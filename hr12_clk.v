==> flow/design.v <==
`timescale 1ns / 1ps
module second_counter(
    input clk,
    input reset,
    output reg [5:0] seconds,
    output reg carry
);
    always @(posedge clk or posedge reset) begin
        if (reset) begin
            seconds <= 0;
            carry <= 0;
        end else if (seconds == 59) begin
            seconds <= 0;
            carry <= 1;
        end else begin
            seconds <= seconds + 1;
            carry <= 0;
        end
    end
endmodule
module minute_counter(
    input clk,
    input reset,
    input increment,
    output reg [5:0] minutes,
    output reg carry
);
    always @(posedge clk or posedge reset) begin
        if (reset) begin
            minutes <= 0;
            carry <= 0;
        end else if (increment) begin
            if (minutes == 59) begin
                minutes <= 0;
                carry <= 1;
            end else begin
                minutes <= minutes + 1;
                carry <= 0;
            end
        end
    end
endmodule
module hour_counter(
    input clk,
    input reset,
    input increment,
    output reg [3:0] hours
);
    always @(posedge clk or posedge reset) begin
        if (reset) begin
            hours <= 1;
        end else if (increment) begin
            if (hours == 12) begin
                hours <= 1;
            end else begin
                hours <= hours + 1;
            end
        end
    end
endmodule
module hr_clk(
    input clk,    
    input reset,  
    output [5:0] seconds,
    output [5:0] minutes,
    output [3:0] hours
);
    wire sec_carry, min_carry;
    second_counter sec(
        .clk(clk),
        .reset(reset),
        .seconds(seconds),
        .carry(sec_carry)
    );
    minute_counter min (
        .clk(clk),
        .reset(reset),
        .increment(sec_carry),
        .minutes(minutes),
        .carry(min_carry)
    );
    hour_counter hr(
        .clk(clk),
        .reset(reset),
        .increment(min_carry),
        .hours(hours)
    );
endmodule
# From RTL to reports: hr_clk

What the tools print for hr_clk, step after step.
Lines are those of the file above, counted from 1.
Cell names lack the library's common part.
The mark - stands for no value.

Top module: hr_clk
Clock: clk
Library: sky130hd
Library corner: tt_025C_1v80

# Word-level counts

Source: Yosys, flattened and elaborated, memories not mapped. Widths are those after wreduce; folded enables and synchronous resets count as part of the registers. Registers that Yosys merges into a memory's read port (data or address) are not register bits. Print and check cells do not count. Equal cells are merged and count once.

Bits in writable memories: 0
Clocked read ports x word width: 0
Input port bits: 2
Memories: 0
ROM bits: 0
Elaborated cells: 16
Register bits: 18
Bits in latches: 0

Equal/unequal tests: 3
Add/sub/neg operators: 3
Mux-type cells: 5
Multipliers: 0
Div/mod/pow operators: 0
Shift-type cells: 0
Reductions and logical operators: 0
Bitwise operators: 0
Magnitude comparators: 0

Operators by type and width:

| operator                                                       | number |
| 6-bit by 1-bit adder with 6-bit output (second input constant) | 2 |
| 6-bit == test (second input constant)                          | 2 |
| 6-bit 2-to-1 mux                                               | 2 |
| 4-bit by 1-bit adder with 4-bit output (second input constant) | 1 |
| 4-bit == test (second input constant)                          | 1 |
| 4-bit 2-to-1 mux                                               | 1 |
| 1-bit 2-to-1 mux                                               | 2 |

# Logic depth

Yosys ltp: most cells in a row. Word level: on the elaborated netlist, between registers, memories and ports. Mapped: between sequential cells and ports; inverters and the memories' decode and read muxes count.

Word-level depth: 2
ABC_AREA: 0
Gate-level depth with buffers: 5
Mapped depth without buffers: 5

# Synthesis result

Yosys stat after the flow's synthesis: flattened, memories mapped to cells. It holds for the ABC_AREA given above (unset counts as 0); a run with the other value may have another netlist.

Cell types:

| cell type | number |
| dfrtp_1   | 17 |
| ha_1      | 4 |
| o21ai_0   | 8 |
| nand2_1   | 8 |
| dfstp_2   | 1 |
| nor2_1    | 7 |
| nand4_1   | 4 |
| a21oi_1   | 4 |
| inv_1     | 5 |
| xnor2_1   | 2 |
| xor2_1    | 2 |
| o211ai_1  | 2 |
| a31oi_1   | 2 |
| mux2_2    | 1 |
| a21bo_2   | 1 |
| nand3_1   | 2 |
| nand3_2   | 1 |
| nor3_2    | 1 |

Other cell types: 8; their cells: 8.

Buffers: 2
Flip-flops: 18
Area of sequential cells: 451.7 um2
Cells in the netlist: 80
Chip area (Yosys): 839.6 um2

The figures by module come from a second, unflattened synthesis with its own total; it is not the netlist above.

Cells (unflattened synthesis): 83
Area (unflattened synthesis): 860.8 um2

Each row is one instance without its submodules.

Modules:

| module         | cells | area (um2) | times used |
| minute_counter | 33    | 341.6      | 1 |
| second_counter | 28    | 306.5      | 1 |
| hour_counter   | 22    | 212.7      | 1 |
| hr_clk         | 0     | 0.0        | 1 |

# Worst setup path after synthesis

OpenSTA on the mapped netlist: ideal clock, no wires. The path of least setup slack (recovery checks aside). Input and output delay are each 20% of the period. Register names are those of the netlist, which keeps one name where synthesis merged equal registers.

Path type: register to register
Start point: register min.minutes[0]
End point: register min.minutes[5]
Data required time: 1.766 ns
Path slack: 0.666 ns
Delay of the path: 1.234 ns
Period: 1.9 ns
Stages: 5
Arrival time: 1.100 ns
Synthesis period reached: 1.234 ns

"delay of the path" = arrival - input delay + setup time.
"stages": output pins that drive a net of the path, with the launching flip-flop's if there is one; two outputs of one cell count as two.
"synthesis period reached" = period - worst setup slack (recovery checks aside). The figure is calculated, with input and output delays left at 20% of the set period.
The rows between start and end are the longest chain of elaborated cells between them; the timing report does not say that the signal goes this way. Where chains are equally long, one stands for them.
Each line given opens the expression or statement behind the cell; cells for indexed reads and writes are added by Yosys, which also makes memories of some case tables.
A register here has more assigning lines than the two given.

Path through: dfrtp_1 > ha_1 > nand3_2 > o32ai_1 > a31oi_1
Length of the longest elaborated chain: 2
Elaborated cells on any way between the ends: 3
Classes of those cells: add/sub (1); eq/ne (1); mux (1)

RTL lines, path post-synthesis:

| what                                   | RTL line | text |
| from (decl)                            | 25       | `output reg [5:0] minutes,` |
| from (assign)                          | 30       | `minutes <= 0;` |
| from (assign)                          | 37       | `minutes <= minutes + 1;` |
| 6-bit by 1-bit adder with 6-bit output | 37       |  |
| 6-bit 2-to-1 mux                       | 33       | `if (minutes == 59) begin` |
| to (assign)                            | 34       | `minutes <= 0;` |
| to (assign)                            | 37       |  |
| to (decl)                              | 25       |  |

# Path in the finished layout

From the final timing report of flow run 1: the path of least setup slack in the routed layout; clock arrival at registers is part of the times.

Path type: register to output
Start point: register sec.seconds[3]
End point: output port seconds[3]
Path slack: 0.04 ns
Data required time: 1.23 ns
Period: 1.54 ns
Arrival time: 1.19 ns
Stages: 2

A register here has more assigning lines than the two given.

Path through: dfrtp_2 > clkdlybuf4s50_1
Length of the longest elaborated chain: 0
Elaborated cells on any way between the ends: 0

RTL lines, path after layout:

| what          | RTL line | text |
| from (decl)   | 5        | `output reg [5:0] seconds,` |
| from (assign) | 10       | `seconds <= 0;` |
| from (assign) | 16       | `seconds <= seconds + 1;` |
| to (decl)     | 64       | `output [5:0] seconds,` |

## Implementation results

Settings and measured results of 2 stored flow runs for module hr_clk (sky130hd), not sorted in any way. The constraints put input and output delay at 20% of the set period each and load the outputs with 0.01 pF.
"period reached" = clock period - worst setup slack. The figure is calculated, with input and output delays left at 20% of the set period.
"worst setup path time" means the part of the period allowed to the worst setup path (the constraints hold back 20% at inputs and 20% at outputs) less its slack; where the path has registers, the arrival times of their clocks count too.
"total power after layout" rests on the timing tool's default activity at the inputs, not on a simulated workload.
A setting shown as -- is not set for that run.
Among the results, -- means that no value is shown for the run.

| setting or result                            | flow run 1         | flow run 2 |
| period_ns                                    | 1.54               | 2.39       |
| CAP_MARGIN                                   | 20                 | 20         |
| CORE_MARGIN                                  | 2                  | 4          |
| CORE_UTILIZATION                             | 40                 | 69         |
| SLEW_MARGIN                                  | 20                 | 35         |
| SETUP_SLACK_MARGIN                           | --                 | 0.49       |
| PLACE_DENSITY_LB_ADDON                       | --                 | 0.16       |
| HOLD_SLACK_MARGIN                            | --                 | 0.27       |
| CORE_ASPECT_RATIO                            | --                 | 0.51       |
| ABC_AREA                                     | --                 | 0          |
| GPL_ROUTABILITY_DRIVEN                       | --                 | 1          |
| CTS_CLUSTER_DIAMETER                         | --                 | 157        |
| final setup TNS (ns)                         | 0.000              | --         |
| standard-cell area of the final layout (um2) | 1222.4             | --         |
| worst setup path time (ns)                   | 1.19               | --         |
| worst setup path type                        | register to output | --         |
| period reached (ns)                          | 1.497              | --         |
| setup slack of the critical path (ns)        | 0.043              | --         |
| final design utilization                     | 0.623              | --         |
| full die area (um2)                          | 2481.5             | --         |
| total power after layout (W)                 | 0.0007681          | --         |
| post-synthesis cell area (um2)               | 839.6              | --         |

Flow run 2: stopped before the end: floorplanning reported PDN-0185
